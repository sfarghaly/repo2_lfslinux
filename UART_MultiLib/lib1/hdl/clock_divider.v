==> flow/design.v <==
`resetall
`timescale 1ns/10ps
module clock_divider( 
   addr, 
   clk, 
   clk_div_en, 
   datin, 
   enable_rcv_clk, 
   enable_write, 
   enable_xmit_clk, 
   rst, 
   div_data, 
   sample
);
input        addr;
input        clk;
input        clk_div_en;
input  [7:0] datin;
input        enable_rcv_clk;
input        enable_write;
input        enable_xmit_clk;
input        rst;
output [7:0] div_data;
output       sample;
wire addr;
wire clk;
wire clk_div_en;
wire [7:0] datin;
wire enable_rcv_clk;
wire enable_write;
wire enable_xmit_clk;
wire rst;
reg [7:0] div_data;
reg sample;
reg [15:0] div_msb_lsb, clk_cnt;
always @ (posedge clk or negedge rst)
begin : clk_div_proc
   if (!rst) begin
      div_msb_lsb <= 0;
      clk_cnt[15:1] <= 0;
      clk_cnt[0] <= 1;
   end
   else begin
      if (clk_div_en == 1 && enable_write == 1) begin
         if (~addr) begin
            div_msb_lsb[7:0] <= datin;
         end
         else begin
            div_msb_lsb[15:8] <= datin;
         end
      end
      if (enable_xmit_clk == 1 || enable_rcv_clk == 1) begin
         if (clk_cnt >= (div_msb_lsb - 1)) begin
            clk_cnt  <= 0;
         end
         else begin
            clk_cnt <= clk_cnt + 1;
         end
      end
      else begin
         clk_cnt[15:1]<=0;
         clk_cnt[0]<=1;
      end
   end
end
always @(addr or div_msb_lsb or clk_cnt)
begin : output_div_and_sample_proc
   div_data = (addr==0) ? div_msb_lsb[7:0] : div_msb_lsb[15:8];
   sample = ( clk_cnt>= ({1'b0,  div_msb_lsb[15:1]} ) ) ? 1 : 0;
end
endmodule  
# [Reports on clock_divider]
# The steps from the RTL of clock_divider to its reports follow in flow order.
# Lines are those of the file above, counted from 1.
# Cell names lack the library's common part.
# Not given: -
[inputs] top="clock_divider" clock="clk" library="sky130hd" lib_corner="tt_025C_1v80"

# [After elaboration]
# Yosys after proc, flatten, opt, wreduce and memory -nomap, before mapping. Enables and synchronous resets that opt folds into registers are not counted as muxes. Memory bits, and registers merged into a memory's read port (data or address), are not among the register bits. Print and check cells are not counted. Equal cells are merged and count once.
[word_totals] reg_bits=32 inputBits=15 out_inout_bits=9 word_cells=18
[classes] n_addsub=2 cmp=2 muxes=6 n_logic=1 reduce_and_logical=4
[op_table] operator="16-bit by 32-bit >= comparator with 1-bit output" n=1
[op_table] operator="15-bit 2-to-1 mux" n=2
[op_table] operator="16-bit by 1-bit subtractor with 17-bit output with constant B" n=1
[op_table] operator="16-bit by 1-bit adder with 16-bit output with constant B" n=1
[op_table] operator="16-bit by 15-bit >= comparator with 1-bit output" n=1
[op_table] operator="8-bit 2-to-1 mux" n=1
[op_table] operator="2-bit AND reduction" n=2
[op_table] operator="1-bit 2-to-1 mux" n=3
[op_table] operator="1-bit logical AND" n=1
[op_table] operator="1-bit logical OR" n=1
[op_table] operator="1-bit inverter" n=1

# [Logic depth]
# Yosys ltp: most cells in a row. Word level: on the elaborated netlist, between registers, memories and ports. Mapped: between sequential cells and ports; inverters and the memories' decode and read muxes count.
[depth] depth_word=4 ABC_AREA=1 mapped_depth=21

# [Synthesis result]
# Yosys stat after the flow's synthesis: flattened, memories mapped to cells. It holds for the ABC_AREA given above (unset counts as 0); a run with the other value may have another netlist.
# Totals and module areas in this step are rounded.
[by_type] type="dfrtp_1" n=31 type_area_um2=775.744
[by_type] type="ha_1" n=33 type_area_um2=412.896
[by_type] type="nand2_1" n=80 type_area_um2=300.288
[by_type] type="inv_1" n=51 type_area_um2=191.434
[by_type] type="o21ai_0" n=30 type_area_um2=150.144
[by_type] type="xor2_1" n=17 type_area_um2=148.893
[by_type] type="nor2_1" n=32 type_area_um2=120.115
[by_type] type="nor2_2" n=11 type_area_um2=68.816
[by_type] type="a21oi_1" n=11 type_area_um2=55.053
[by_type] type="xnor2_1" n=5 type_area_um2=43.792
[by_type] type="nand3_1" n=8 type_area_um2=40.038
[by_type] type="nand4_1" n=6 type_area_um2=37.536
[by_type] type="nor3_1" n=7 type_area_um2=35.034
[by_type] type="nor3_4" n=2 type_area_um2=32.531
[by_type] type="dfstp_2" n=1 type_area_um2=26.275
[by_type] type="a21o_1" n=3 type_area_um2=22.522
[by_type] type="clkbuf_1" n=5 type_area_um2=18.768
[by_type] type="nand2_2" n=2 type_area_um2=12.512
# Other cell types: 11; their cells: 13.
[mapped] mapped_cells=348 mapped_area_um2=2594 seqArea_um2=802.0 ff_cells=32

# [Path before layout]
# Path of least setup slack by OpenSTA after synthesis, without wires, with an ideal clock, recovery checks aside; 20% of the period is set as input and as output delay. Where synthesis merged equal registers, the netlist keeps one of their names.
[synth_path] path_kind="input to output" start="in addr" end="out div_data[0]" clock_period_ps=4840 out_delay_ps=968 launch_ps=968 arrival_ps=1645 t_required_ps=3872 path_slack_ps=2227 delay_ps=677 stages=4 path_buffers=2 synth_period_reached_ps=2613
# "delay_ps" is the arrival time less input delay plus setup time.
# At an output port there is no setup time.
# "stages" counts driving pins, that of a launching flip-flop among them; a cell with two outputs on the path counts twice.
# "synth_period_reached_ps" = period - worst setup slack (recovery checks aside). The figure is calculated, with input and output delays left at 20% of the set period.
# The rows between start and end are the longest chain of elaborated cells between them; the timing report does not say that the signal goes this way. Where chains are equally long, one stands for them.
# Each line given opens the expression or statement behind the cell; cells for indexed reads and writes are added by Yosys, which also makes memories of some case tables.
[synth_between] cell_sequence="clkbuf_1 -> clkbuf_1 -> nand2_1 -> o21ai_0" elab_chain_len=1 cone_cells=1 lines_between=1 classes_between="mux (1)"
[synth_rtl] element="from (decl)" line=15 source="input        addr;"
[synth_rtl] element="8-bit 2-to-1 mux" line=68 source="div_data = (addr==0) ? div_msb_lsb[7:0] : div_msb_lsb[15:8];"
[synth_rtl] element="to (decl)" line=23 source="output [7:0] div_data;"

# [Worst path after layout]
# From the final timing report of flow run 1: the path of least setup slack in the routed layout; clock arrival at registers is part of the times.
# The path's times are printed in steps of 10 ps; the period is the one set.
[layout_path] path_kind="register to output" start="reg div_msb_lsb[8]" end="out sample" clock_period_ps=4890 out_delay_ps=980 launch_ps=280 arrival_ps=2560 t_required_ps=3910 path_slack_ps=1350 stages=9 path_buffers=2
# The rows between start and end are the longest chain of elaborated cells between them; the timing report does not say that the signal goes this way. Where chains are equally long, one stands for them.
[layout_between] cell_sequence="dfrtp_1 -> clkbuf_1 -> inv_1 -> ha_1 -> nand4_1 -> nor3_1 -> nand2_1 -> nand3_1 -> clkdlybuf4s50_1" elab_chain_len=2 cone_cells=2 lines_between=1 classes_between="compare (1); mux (1)"
[layout_rtl] element="from (decl)" line=35 source="reg [15:0] div_msb_lsb, clk_cnt;"
[layout_rtl] element="from (assign)" line=39 source="div_msb_lsb <= 0;"
[layout_rtl] element="from (assign)" line=49 source="div_msb_lsb[15:8] <= datin;"
[layout_rtl] element="16-bit by 15-bit >= comparator with 1-bit output" line=69 source="sample = ( clk_cnt>= ({1'b0,  div_msb_lsb[15:1]} ) ) ? 1 : 0;"
[layout_rtl] element="1-bit 2-to-1 mux" line=69
[layout_rtl] element="to (decl)" line=24 source="output       sample;"

Subject: flow runs of clock_divider

Hi,

Top module clock_divider; platform sky130hd; tools Yosys and OpenROAD; 2 stored runs in no particular order. Input and output delays are each 20% of the period that was set; the output load is 0.01 pF.
"achieved clock period" means the clock period less the worst setup slack. The figure is calculated, with input and output delays left at 20% of the set period.
By "worst setup path time" is meant the share of the clock period that the worst setup path is allowed (20% is reserved at inputs, 20% at outputs), minus its slack. Clock arrival times at its registers enter into it.
"power": no workload was simulated; the value follows from the tool's default switching activity.
"worst setup path time" is known to 10 ps.
The results are shown rounded.
[flow run 1] settings: period_ns=4.89, CORE_UTILIZATION=28, SETUP_SLACK_MARGIN=-0.37, PLACE_DENSITY_LB_ADDON=0.06, CELL_PAD_IN_SITES_GLOBAL_PLACEMENT=1, TNS_END_PERCENT=80, ABC_AREA=1, GPL_TIMING_DRIVEN=0, GPL_ROUTABILITY_DRIVEN=1, CTS_CLUSTER_SIZE=31, CTS_CLUSTER_DIAMETER=113, MIN_ROUTING_LAYER=met2, CAP_MARGIN=20, CORE_MARGIN=2, SLEW_MARGIN=20
[flow run 1] result: chip area after synthesis (Yosys) 2594 um^2, die area 10050 um^2, standard-cell area of the final layout 3058 um^2, utilization 33.6 %, worst setup slack after layout 1354 ps, total negative slack 0 ps, worst hold slack 545 ps, power 925.2 µW, achieved clock period 3536 ps, worst setup path time 2560 ps, worst setup path kind register to output
[flow run 2] settings: period_ns=4.68, CORE_UTILIZATION=63, SETUP_SLACK_MARGIN=0.17, PLACE_DENSITY_LB_ADDON=0.27, CORE_ASPECT_RATIO=0.86, CELL_PAD_IN_SITES_DETAIL_PLACEMENT=2, TNS_END_PERCENT=65, CAP_MARGIN=15, SLEW_MARGIN=0, MIN_ROUTING_LAYER=met2, CORE_MARGIN=2
[flow run 2] result: did not finish, placement stopped with DPL-0033

Regards
